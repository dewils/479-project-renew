==> flow/design.v <==
module datapath(        remainder,               
                        quotient,                
                        sign,                    
                        divisorin,               
                        dividendin,              
                        load,                    
                        add,                     
                        shift,                   
                        inbit,                   
                        sel,                     
                        clk,                     
                        reset);                  
output [6:0] remainder;
output [7:0] quotient;
output sign;
input [6:0] divisorin;
input [7:0] dividendin;
input load;
input add;
input shift;
input inbit;
input [1:0] sel;
input clk;
input reset;
reg[7:0] divisor_q;
reg[7:0] adder_out;
reg sign;
reg[15:0] mux_out;
reg[15:0] shift_out;
reg[15:0] remainder_q;
reg[6:0] remainder;
reg[7:0] quotient;
always @(posedge clk or posedge reset) begin
        if (reset == 1 ) begin
                divisor_q = 0;
        end
        else if (load == 1) begin
                divisor_q[7] = 1'b0;
                divisor_q[6:0] = divisorin;
        end
end
always @(add or divisor_q or remainder_q) begin
        if (add == 1) begin
                adder_out = remainder_q[15:8] + divisor_q; 
        end
        else begin
                adder_out = remainder_q[15:8] + ~divisor_q + 1; 
        end
        sign = adder_out[7];
end
always @(sel or dividendin or adder_out or remainder_q) begin
        case(sel)
                0: begin
                        mux_out[15:8] = 8'b00000000;
                        mux_out[7:0] = 8'b00000000;
                end
                1: begin
                        mux_out[15:8] = adder_out;
                        mux_out[7:0] = remainder_q[7:0];
                end
                2: begin
                        mux_out[15:8] = 8'b00000000;
                        mux_out[7:0] = dividendin;
                end
                3: begin
                        mux_out[15:8] = remainder_q[15:8];
                        mux_out[7:0] = remainder_q[7:0];
                end
        endcase
end
always @(shift or inbit or mux_out) begin
        if (shift == 1) begin
                shift_out[15:1] = mux_out[14:0];
                shift_out[0] = inbit;
        end
        else begin
                shift_out = mux_out;
        end
end
always @(posedge clk or posedge reset) begin
        if (reset == 1 ) begin
                remainder_q = 0;
        end
        else begin
                remainder_q = shift_out;
        end
        remainder = remainder_q[15:9];
        quotient = remainder_q[7:0];
end
endmodule
Tool chain data of datapath
What the tools print for datapath, step after step.
Line numbers count from 1 in the design file above.
Cell names lack the library's common part.
A cell with n/a has no value.
- top module: datapath
- clock: clk
- standard-cell library: sky130hd
- corner: tt_025C_1v80

After elaboration
Source: Yosys, flattened and elaborated, memories not mapped. Widths are those after wreduce; folded enables and synchronous resets count as part of the registers. Registers that Yosys merges into a memory's read port (data or address) are not register bits. Print and check cells do not count. Equal cells are merged and count once.
- flip-flop bits (word level): 38
- noted bits of input ports: 23
- cells after elaboration at 19
- output and inout bits: 16
- add/subtract/negate cells: 3
- equality and inequality tests at 3
- bitwise logic cells: 1
- reductions and logical operators: 3
- muxes and demuxes at 5
- operator list (cell ; number):
    parallel mux 8 bit (select 3 bit) ; 2
    2-to-1 mux 15 bit ; 1
    NOT 7 -> 8 bit ; 1
    adder 8 x 1 -> 8 bit (second input constant) ; 1
    adder 8 x 7 -> 8 bit ; 1
    adder 8 bit ; 1
    2-to-1 mux 8 bit ; 1
    == test 2 bit (second input constant) ; 2
    OR reduction 2 bit ; 2
    == test 2 x 1 -> 1 bit (second input constant) ; 1
    logical NOT 2 bit ; 1
    2-to-1 mux 1 bit ; 1

Logic depth
Depth = most cells in a row (Yosys ltp): at word level without a register or memory, in the mapped netlist without a sequential cell, where the memories' decode and read muxes count.
- depth in word-level cells: 6
- noted ABC_AREA: 0
- gate-level depth with buffers: 10
- gate-level depth less buffers at 10

After synthesis
The flow's flattened synthesis, as Yosys stat reports it; memories are mapped. The netlist is that of the ABC_AREA named above (0 if unset); the other value can give another one.
The area totals of this step are shown rounded.
- cell types (cell ; number ; area in all (um2)):
    dfrtp_1 ; 23 ; 575.552
    ha_1 ; 14 ; 175.168
    buf_4 ; 19 ; 142.637
    mux2i_1 ; 11 ; 110.106
    mux4_2 ; 3 ; 67.565
    o21ai_0 ; 13 ; 65.062
    inv_1 ; 16 ; 60.058
    nand2_1 ; 15 ; 56.304
    a22oi_1 ; 7 ; 52.55
    xnor2_1 ; 5 ; 43.792
    fa_1 ; 2 ; 40.038
    mux2_2 ; 3 ; 33.782
    a211oi_1 ; 4 ; 30.029
    a21oi_1 ; 6 ; 30.029
    a221oi_2 ; 2 ; 30.029
    buf_6 ; 2 ; 22.522
    o31ai_1 ; 3 ; 22.522
    buf_2 ; 4 ; 20.019
Not listed: further types 24, cells in them 38.
- cell count: 190
- buffers at 27
- synthesis area at 0.001841 mm2
- sequential part of the area at 0.0005756 mm2
- flip-flop cells at 23

Worst setup path after synthesis
Source: OpenSTA report_checks on the synthesized netlist (no wires, ideal clock, input and output delay 20% of the period each), path of least setup slack; recovery checks are left aside. Register names are those of the netlist, which keeps one name where synthesis merged equal registers.
- path type: register to output
- from: register remainder_q[12]
- to: output port sign
- path delay at 1.866 ns
- stages on the path at 9
- noted setup slack: -0.010 ns
- output delay at 0.464 ns
- noted required time: 1.856 ns
- launch time at the first pin: 0.000 ns
- noted period: 2.32 ns
- path buffers: 1
- noted arrival: 1.866 ns
- synthesis period reached: 2.33 ns
"path delay" = arrival - input delay + setup time.
At an output port there is no setup time.
"stages on the path": output pins that drive a net of the path, with the launching flip-flop's if there is one; two outputs of one cell count as two.
"synthesis period reached" is the clock period less the worst setup slack; recovery checks do not enter. This is arithmetic on one report: input and output delays are still those of the set period (20% each).
The rows between start and end are the longest chain of elaborated cells between them; the timing report does not say that the signal goes this way. Where chains are equally long, one stands for them.
A line is the first line of the expression or statement that the cell stems from. Yosys adds cells for indexed reads and writes and turns some case tables into memories.
- cell sequence: dfrtp_1 -> ha_1 -> buf_6 -> a211o_1 -> a31oi_1 -> nand2_1 -> a221oi_2 -> a2111oi_2 -> xnor2_1
- length of the longest elaborated chain at 3
- elaborated cells on any way between the ends: 4
- noted RTL lines with such cells: 3
- those cells by class: add/sub (3); mux (1)
- RTL lines, path post-synthesis (element ; line ; text):
    start: declaration ; 30 ; reg[15:0] remainder_q;
    start: assignment ; 82 ; remainder_q = 0;
    start: assignment ; 85 ; remainder_q = shift_out;
    adder 8 bit ; 47 ; adder_out = remainder_q[15:8] + ~divisor_q + 1;
    adder 8 x 1 -> 8 bit ; 47 ;
    2-to-1 mux 8 bit ; 43 ; if (add == 1) begin
    end: declaration ; 15 ; output sign;

Worst path after layout
From the final timing report of record 2: the path of least setup slack in the routed layout; clock arrival at registers is part of the times.
- path type: register to output
- from: register divisor_q[4]
- to: output port sign
- path buffers: 1
- launch time at the first pin: 0.26 ns
- stages on the path at 10
- noted required time: 1.68 ns
- noted period: 2.1 ns
- noted arrival: 2.22 ns
- output delay at 0.42 ns
- noted setup slack: -0.54 ns
The rows between start and end are the longest chain of elaborated cells between them; the timing report does not say that the signal goes this way. Where chains are equally long, one stands for them.
- cell sequence: dfrtp_1 -> inv_2 -> ha_4 -> a211o_1 -> a31oi_1 -> nand2_2 -> a221oi_4 -> a2111oi_4 -> xnor2_1 -> buf_2
- length of the longest elaborated chain at 4
- elaborated cells on any way between the ends: 5
- noted RTL lines with such cells: 3
- those cells by class: add/sub (3); mux (1); logic (1)
- RTL lines, path after layout (element ; line ; text):
    start: assignment ; 35 ; divisor_q = 0;
    start: assignment ; 39 ; divisor_q[6:0] = divisorin;
    NOT 7 -> 8 bit ; 47 ; adder_out = remainder_q[15:8] + ~divisor_q + 1;
    adder 8 bit ; 47 ;
    adder 8 x 1 -> 8 bit ; 47 ;
    2-to-1 mux 8 bit ; 43 ; if (add == 1) begin
    end: declaration ; 15 ; output sign;

==> results <==
Measured results for datapath: 2 stored runs of the Yosys and OpenROAD flow on sky130hd. The settings differ; the order carries no meaning. The constraints put input and output delay at 20% of the set period each and load the outputs with 0.01 pF.
"clock period achieved" = clock period - worst setup slack. The figure is calculated, with input and output delays left at 20% of the set period.
By "time on the worst setup path" is meant the share of the clock period that the worst setup path is allowed (20% is reserved at inputs, 20% at outputs), minus its slack. Clock arrival times at its registers enter into it.
"total power after layout" rests on the timing tool's default activity at the inputs, not on a simulated workload.
Values from the reports are rounded here.

Record 1

==> flow/run.sh <==
#!/bin/bash
# the make line also repeats the synthesis and layout settings of config.mk as NAME=value (left out here)
make -C /OpenROAD-flow-scripts/flow DESIGN_CONFIG=/design/flow/config.mk WORK_HOME=/design/flow/orfs CLKGATE_MAP_FILE= finish
==> flow/config.mk <==
export PLATFORM = sky130hd
export DESIGN_NAME = datapath
export DESIGN_NICKNAME = datapath
export VERILOG_FILES = /design/flow/design.v
export SDC_FILE = /design/flow/constraint.sdc
export NUM_CORES = 4
export LEC_CHECK = 0
export ABC_AREA = 1
export CAP_MARGIN = 15
export CELL_PAD_IN_SITES_DETAIL_PLACEMENT = 1
export CORE_MARGIN = 2
export CORE_UTILIZATION = 66
export CTS_CLUSTER_DIAMETER = 285
export GPL_ROUTABILITY_DRIVEN = 1
export GPL_TIMING_DRIVEN = 1
export PLACE_DENSITY_LB_ADDON = 0.13
export SETUP_SLACK_MARGIN = -0.01
export SLEW_MARGIN = 20
==> flow/constraint.sdc <==
create_clock -name core_clock -period 1.61 [get_ports {clk}]
set_input_delay 0.3220 -clock core_clock [delete_from_list [all_inputs] [get_ports {clk}]]
set_output_delay 0.3220 -clock core_clock [all_outputs]
set_load 0.01 [all_outputs]

Record 1: no results, placement failed with DPL-0033.

Record 2

==> flow/run.sh <==
#!/bin/bash
# the make line also repeats the synthesis and layout settings of config.mk as NAME=value (left out here)
make -C /OpenROAD-flow-scripts/flow DESIGN_CONFIG=/design/flow/config.mk WORK_HOME=/design/flow/orfs CLKGATE_MAP_FILE= finish
==> flow/config.mk <==
export PLATFORM = sky130hd
export DESIGN_NAME = datapath
export DESIGN_NICKNAME = datapath
export VERILOG_FILES = /design/flow/design.v
export SDC_FILE = /design/flow/constraint.sdc
export NUM_CORES = 4
export LEC_CHECK = 0
export CAP_MARGIN = 5
export CORE_ASPECT_RATIO = 1.27
export CORE_MARGIN = 2
export CORE_UTILIZATION = 24
export CTS_CLUSTER_DIAMETER = 67
export GPL_ROUTABILITY_DRIVEN = 0
export GPL_TIMING_DRIVEN = 0
export MIN_ROUTING_LAYER = met1
export PLACE_DENSITY = 0.82
export SETUP_SLACK_MARGIN = -0.11
export SLEW_MARGIN = 20
==> flow/constraint.sdc <==
create_clock -name core_clock -period 2.1 [get_ports {clk}]
set_input_delay 0.4200 -clock core_clock [delete_from_list [all_inputs] [get_ports {clk}]]
set_output_delay 0.4200 -clock core_clock [all_outputs]
set_load 0.01 [all_outputs]

Measured in record 2:
- noted the total power after layout: 1.852 mW
- noted the utilization after layout: 35.1%
- noted the post-route worst hold slack: 0.569 ns
- noted the time on the worst setup path: 2.22 ns
- critical path kind: register to output
- clock period achieved: 2.635 ns
- total die area at 0.00839 mm2
- standard-cell area of the final layout at 0.002655 mm2
- chip area in the Yosys report at 0.001841 mm2
- smallest setup slack: -0.535 ns
