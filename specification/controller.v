==> flow/design.v <==
module controller(	load,		 
					add,		 
					shift,		 
					inbit,		 
					sel,		 
					valid,		 
					start,		 
					sign, 		 
					clk,		 
					reset);		 
output load;
output add;
output shift;
output inbit;
output [1:0] sel;
output valid;
input start;
input sign;
input clk;
input reset;
reg[1:0] curr_state;
reg[1:0] next_state;
reg load;
reg[1:0] sel;
reg shift;
reg inbit;
reg add;
reg valid;
reg [7:0] repition_counter;
always @(posedge clk or posedge reset)
begin
	if (reset == 1) begin
		curr_state <= 0;
	end
	else begin
		curr_state <= next_state;
	end
end
always @(curr_state or start or sign) begin
	if (start == 1) begin
		next_state <= 0;
	end
	else begin
		case (curr_state)
			0: begin
				next_state <= 1;
			end
			1: begin
				if (sign == 1) begin
					next_state <= 2;
				end
				else begin
					next_state <= 3;
				end
			end
			2: begin
				next_state <= 1;
			end
			3: begin
				next_state <= 1;
			end
		endcase
	end
end
always @(curr_state) begin
	case(curr_state)
		0: begin
			load <= 1;
			sel <= 2;
			shift <= 1;
			inbit <= 0;
			add <= 1'bz;
		end
		1: begin
			load <= 0;
			sel <= 1;
			shift <= 0;
			inbit <= 1'bz;
			add <= 0;
		end
		2: begin
			load <= 0;
			sel <= 1;
			shift <= 1;
			inbit <= 0;
			add <= 1;
		end
		3: begin
			load <= 0;
			sel <= 3;
			shift <= 1;
			inbit <= 1;
			add <= 1'bz;
		end
	endcase
end
always @(posedge clk) begin
	if (start == 1) begin
		repition_counter = 0;
	end
	else begin
		repition_counter = repition_counter + 1;
	end
end
always @(repition_counter) begin
	if (repition_counter == 17) begin
		valid = 1;
	end
	else begin
		valid = 0;
	end
end
endmodule
### Step by step through the tools: controller

The steps from the RTL of controller to its reports follow in flow order.
Lines are those of the file above, counted from 1.
A cell with n/a has no value.

| design | value |
|---|---|
| top | controller |
| clock port | clk |
| standard-cell library | sky130hd |
| timing corner | tt_025C_1v80 |

### Word-level counts

Counts by Yosys on the flattened word-level netlist (proc, flatten, opt, wreduce; memories kept). Register bits leave out memories and registers merged into their read ports (data or address); mux counts leave out enables and synchronous resets folded into registers. Print and check cells are left out. Cells with the same type and inputs are merged into one.

| bit counts | value |
|---|---|
| bits in registers | 10 |
| input port bits | 4 |
| bits in read-only memories | 0 |
| output and inout bits | 7 |
| latch bits | 0 |
| clocked read ports x word width | 0 |
| memory cells | 0 |
| memory bits (writable) | 0 |
| cells after elaboration | 22 |

| operators by class | value |
|---|---|
| shifts and indexed selects | 0 |
| reductions and logical operators | 6 |
| divide/modulo/power cells | 0 |
| add/subtract/negate cells | 1 |
| $lt $le $gt $ge | 0 |
| equality and inequality tests | 4 |
| multipliers | 0 |
| bitwise gates (word level) | 0 |
| multiplexer cells | 9 |

Operators by type and width:

| cell | number |
|---|---|
| 8-bit by 1-bit adder with 8-bit output (second input constant) | 1 |
| 8-bit by 5-bit == test with 1-bit output (second input constant) | 1 |
| 2-bit OR reduction | 3 |
| 3-bit OR reduction | 2 |
| 2-bit case mux with 3-bit select | 1 |
| 1-bit case mux with 3-bit select | 2 |
| 2-bit == test (second input constant) | 2 |
| 2-bit case mux with 2-bit select | 1 |
| 1-bit case mux with 2-bit select | 2 |
| 2-bit by 1-bit == test with 1-bit output (second input constant) | 1 |
| 2-bit zero test | 1 |
| 2-bit 2-to-1 mux | 1 |
| 1-bit 2-to-1 mux | 2 |

### Depth

Longest topological path by Yosys (ltp), each cell counted once; first at word level (registers and memories cut), then after technology mapping (sequential cells cut; the memories' decode and read muxes count).

| logic depth | value |
|---|---|
| depth in word-level cells | 4 |
| ABC_AREA | 0 |
| depth in mapped cells | 4 |
| depth with buffers taken out | 4 |

### Synthesis result

The flow's flattened synthesis, as Yosys stat reports it; memories are mapped. The netlist is that of the ABC_AREA named above (0 if unset); the other value can give another one.

Cells by type:

| cell | number | area in all (um^2) |
|---|---|---|
| sky130_fd_sc_hd__dfxtp_1 | 8 | 160.154 |
| sky130_fd_sc_hd__dfrtp_1 | 3 | 75.072 |
| sky130_fd_sc_hd__or3_1 | 5 | 31.28 |
| sky130_fd_sc_hd__dfstp_2 | 1 | 26.275 |
| sky130_fd_sc_hd__ha_1 | 2 | 25.024 |
| sky130_fd_sc_hd__nor2_1 | 6 | 22.522 |
| sky130_fd_sc_hd__xor2_1 | 2 | 17.517 |
| sky130_fd_sc_hd__a21oi_1 | 3 | 15.014 |
| sky130_fd_sc_hd__o21ai_0 | 3 | 15.014 |
| sky130_fd_sc_hd__inv_1 | 3 | 11.261 |
| sky130_fd_sc_hd__nand3_1 | 2 | 10.01 |
| sky130_fd_sc_hd__nand3_2 | 1 | 10.01 |
| sky130_fd_sc_hd__and3b_1 | 1 | 8.758 |
| sky130_fd_sc_hd__nor4b_1 | 1 | 8.758 |
| sky130_fd_sc_hd__xnor2_1 | 1 | 8.758 |
| sky130_fd_sc_hd__nand2_1 | 2 | 7.507 |
| sky130_fd_sc_hd__nor3b_1 | 1 | 7.507 |
| sky130_fd_sc_hd__o21bai_1 | 1 | 7.507 |

Not listed: further types 4, cells in them 4.

| synthesis totals | value |
|---|---|
| buffers | 1 |
| synthesis area | 490.5 um^2 |
| sequential part of the area | 261.5 um^2 |
| cell count | 50 |
| flip-flop cells | 12 |

### Timing after synthesis

Path of least setup slack by OpenSTA after synthesis, without wires, with an ideal clock, recovery checks aside; 20% of the period is set as input and as output delay. Where synthesis merged equal registers, the netlist keeps one of their names.

| timing path post-synthesis | value |
|---|---|
| path kind | register to output |
| from | register curr_state |
| to | output port load |
| arrival | 0.959 ns |
| path delay | 0.959 ns |
| output delay | 0.270 ns |
| stages | 3 |
| required time | 1.080 ns |
| path slack | 0.121 ns |
| period | 1.35 ns |
| launch time at the first pin | 0.000 ns |
| buffers on the path | 0 |
| synthesis period reached | 1.229 ns |

"path delay" = arrival - input delay + setup time.
At an output port there is no setup time.
"stages": output pins that drive a net of the path, with the launching flip-flop's if there is one; two outputs of one cell count as two.
"synthesis period reached" is the clock period less the worst setup slack; recovery checks do not enter. This is arithmetic on one report: input and output delays are still those of the set period (20% each).
Where an end lacks its bit number, it is one bit of the signal, or one of the new flip-flops if synthesis recoded a state register.
The rows between start and end are the longest chain of elaborated cells between them; the timing report does not say that the signal goes this way. Where chains are equally long, one stands for them.
Each line given opens the expression or statement behind the cell; cells for indexed reads and writes are added by Yosys, which also makes memories of some case tables.

| on the way, post-synthesis | value |
|---|---|
| path through | sky130_fd_sc_hd__dfrtp_1 sky130_fd_sc_hd__or3_1 sky130_fd_sc_hd__inv_1 |
| length of the longest elaborated chain | 3 |
| elaborated cells between the ends (all ways) | 6 |
| classes of those cells | eq/ne (3); mux (1); reduce/logical (2) |

Ends and longest elaborated chain, post-synthesis:

| what | RTL line | source |
|---|---|---|
| start, declared | 21 | `reg[1:0] curr_state;` |
| start, assigned | 33 | `curr_state <= 0;` |
| start, assigned | 36 | `curr_state <= next_state;` |
| 2-bit == test | 66 | `case(curr_state)` |
| 3-bit OR reduction | n/a |  |
| 1-bit case mux with 2-bit select | 66 |  |
| end, declared | 11 | `output load;` |

Nets of the timed path that keep an RTL name, with a line that drives or declares them; the list need not be complete.

Nets with RTL names, path post-synthesis:

| signal | RTL line |
|---|---|
| sel[0] | 66 |

### Timing after layout

Path of least setup slack in the final report of entry A (OpenROAD, finished layout, wires in). Where an end is a register, its clock arrival counts in the times.

| timing path post-layout | value |
|---|---|
| path kind | register to output |
| from | register repition_counter[1] |
| to | output port valid |
| period | 1.22 ns |
| stages | 6 |
| launch time at the first pin | 0.27 ns |
| output delay | 0.24 ns |
| arrival | 1.24 ns |
| required time | 0.98 ns |
| buffers on the path | 1 |
| path slack | -0.27 ns |

The rows between start and end are the longest chain of elaborated cells between them; the timing report does not say that the signal goes this way. Where chains are equally long, one stands for them.

| on the way, post-layout | value |
|---|---|
| path through | sky130_fd_sc_hd__dfxtp_2 sky130_fd_sc_hd__inv_2 sky130_fd_sc_hd__ha_4 sky130_fd_sc_hd__nor4b_4 sky130_fd_sc_hd__and3_1 sky130_fd_sc_hd__buf_2 |
| length of the longest elaborated chain | 2 |
| elaborated cells between the ends (all ways) | 2 |
| RTL lines with such cells | 1 |
| classes of those cells | eq/ne (1); mux (1) |

Ends and longest elaborated chain, post-layout:

| what | RTL line | source |
|---|---|---|
| start, declared | 29 | `reg [7:0] repition_counter;` |
| start, assigned | 99 | `repition_counter = 0;` |
| start, assigned | 102 | `repition_counter = repition_counter + 1;` |
| 8-bit by 5-bit == test with 1-bit output | 106 | `if (repition_counter == 17) begin` |
| 1-bit 2-to-1 mux | 106 |  |
| end, declared | 16 | `output valid;` |

FLOW RESULTS
============

Flow measurements of controller on sky130hd: 2 stored runs with different settings, listed in no order. Input and output delays are each 20% of the period that was set; the output load is 0.01 pF.
"period achieved" = clock period - worst setup slack. The figure is calculated, with input and output delays left at 20% of the set period.
"worst path time" means the part of the period allowed to the worst setup path (the constraints hold back 20% at inputs and 20% at outputs) less its slack; where the path has registers, the arrival times of their clocks count too.
By "power" is meant OpenSTA's value without simulated activity: inputs other than the clock are taken to toggle once in ten clock periods, and the tool carries that through the logic.
Among the settings, -- means not set for that run.
Among the results, -- means that no value is shown for the run.

| run | period_ns | SETUP_SLACK_MARGIN | CAP_MARGIN | CORE_MARGIN | CORE_UTILIZATION | SLEW_MARGIN | PLACE_DENSITY_LB_ADDON | CORE_ASPECT_RATIO | CELL_PAD_IN_SITES_GLOBAL_PLACEMENT | CELL_PAD_IN_SITES_DETAIL_PLACEMENT | MAX_ROUTING_LAYER | mapped cell area after synthesis (um^2) | die size (um^2) | standard-cell area after layout (um^2) | post-layout utilization (%) | smallest setup slack (ns) | setup TNS (ns) | power (mW) | period achieved (ns) | worst path time (ns) | worst path kind |
|---|---|---|---|---|---|---|---|---|---|---|---|---|---|---|---|---|---|---|---|---|---|
| entry A | 1.22 | 0.2 | 20 | 2 | 40 | 20 | -- | -- | -- | -- | -- | 490.5 | 1522.2 | 874.6 | 77.7 | -0.265 | -1.260 | 0.8856 | 1.485 | 1.24 | register to output |
| entry B | 0.696 | -- | 20 | 2 | 67 | 20 | 0.22 | 0.7 | 2 | 2 | met5 | -- | -- | -- | -- | -- | -- | -- | -- | -- | -- |

Entry B: no results, floorplanning failed with PDN-0185
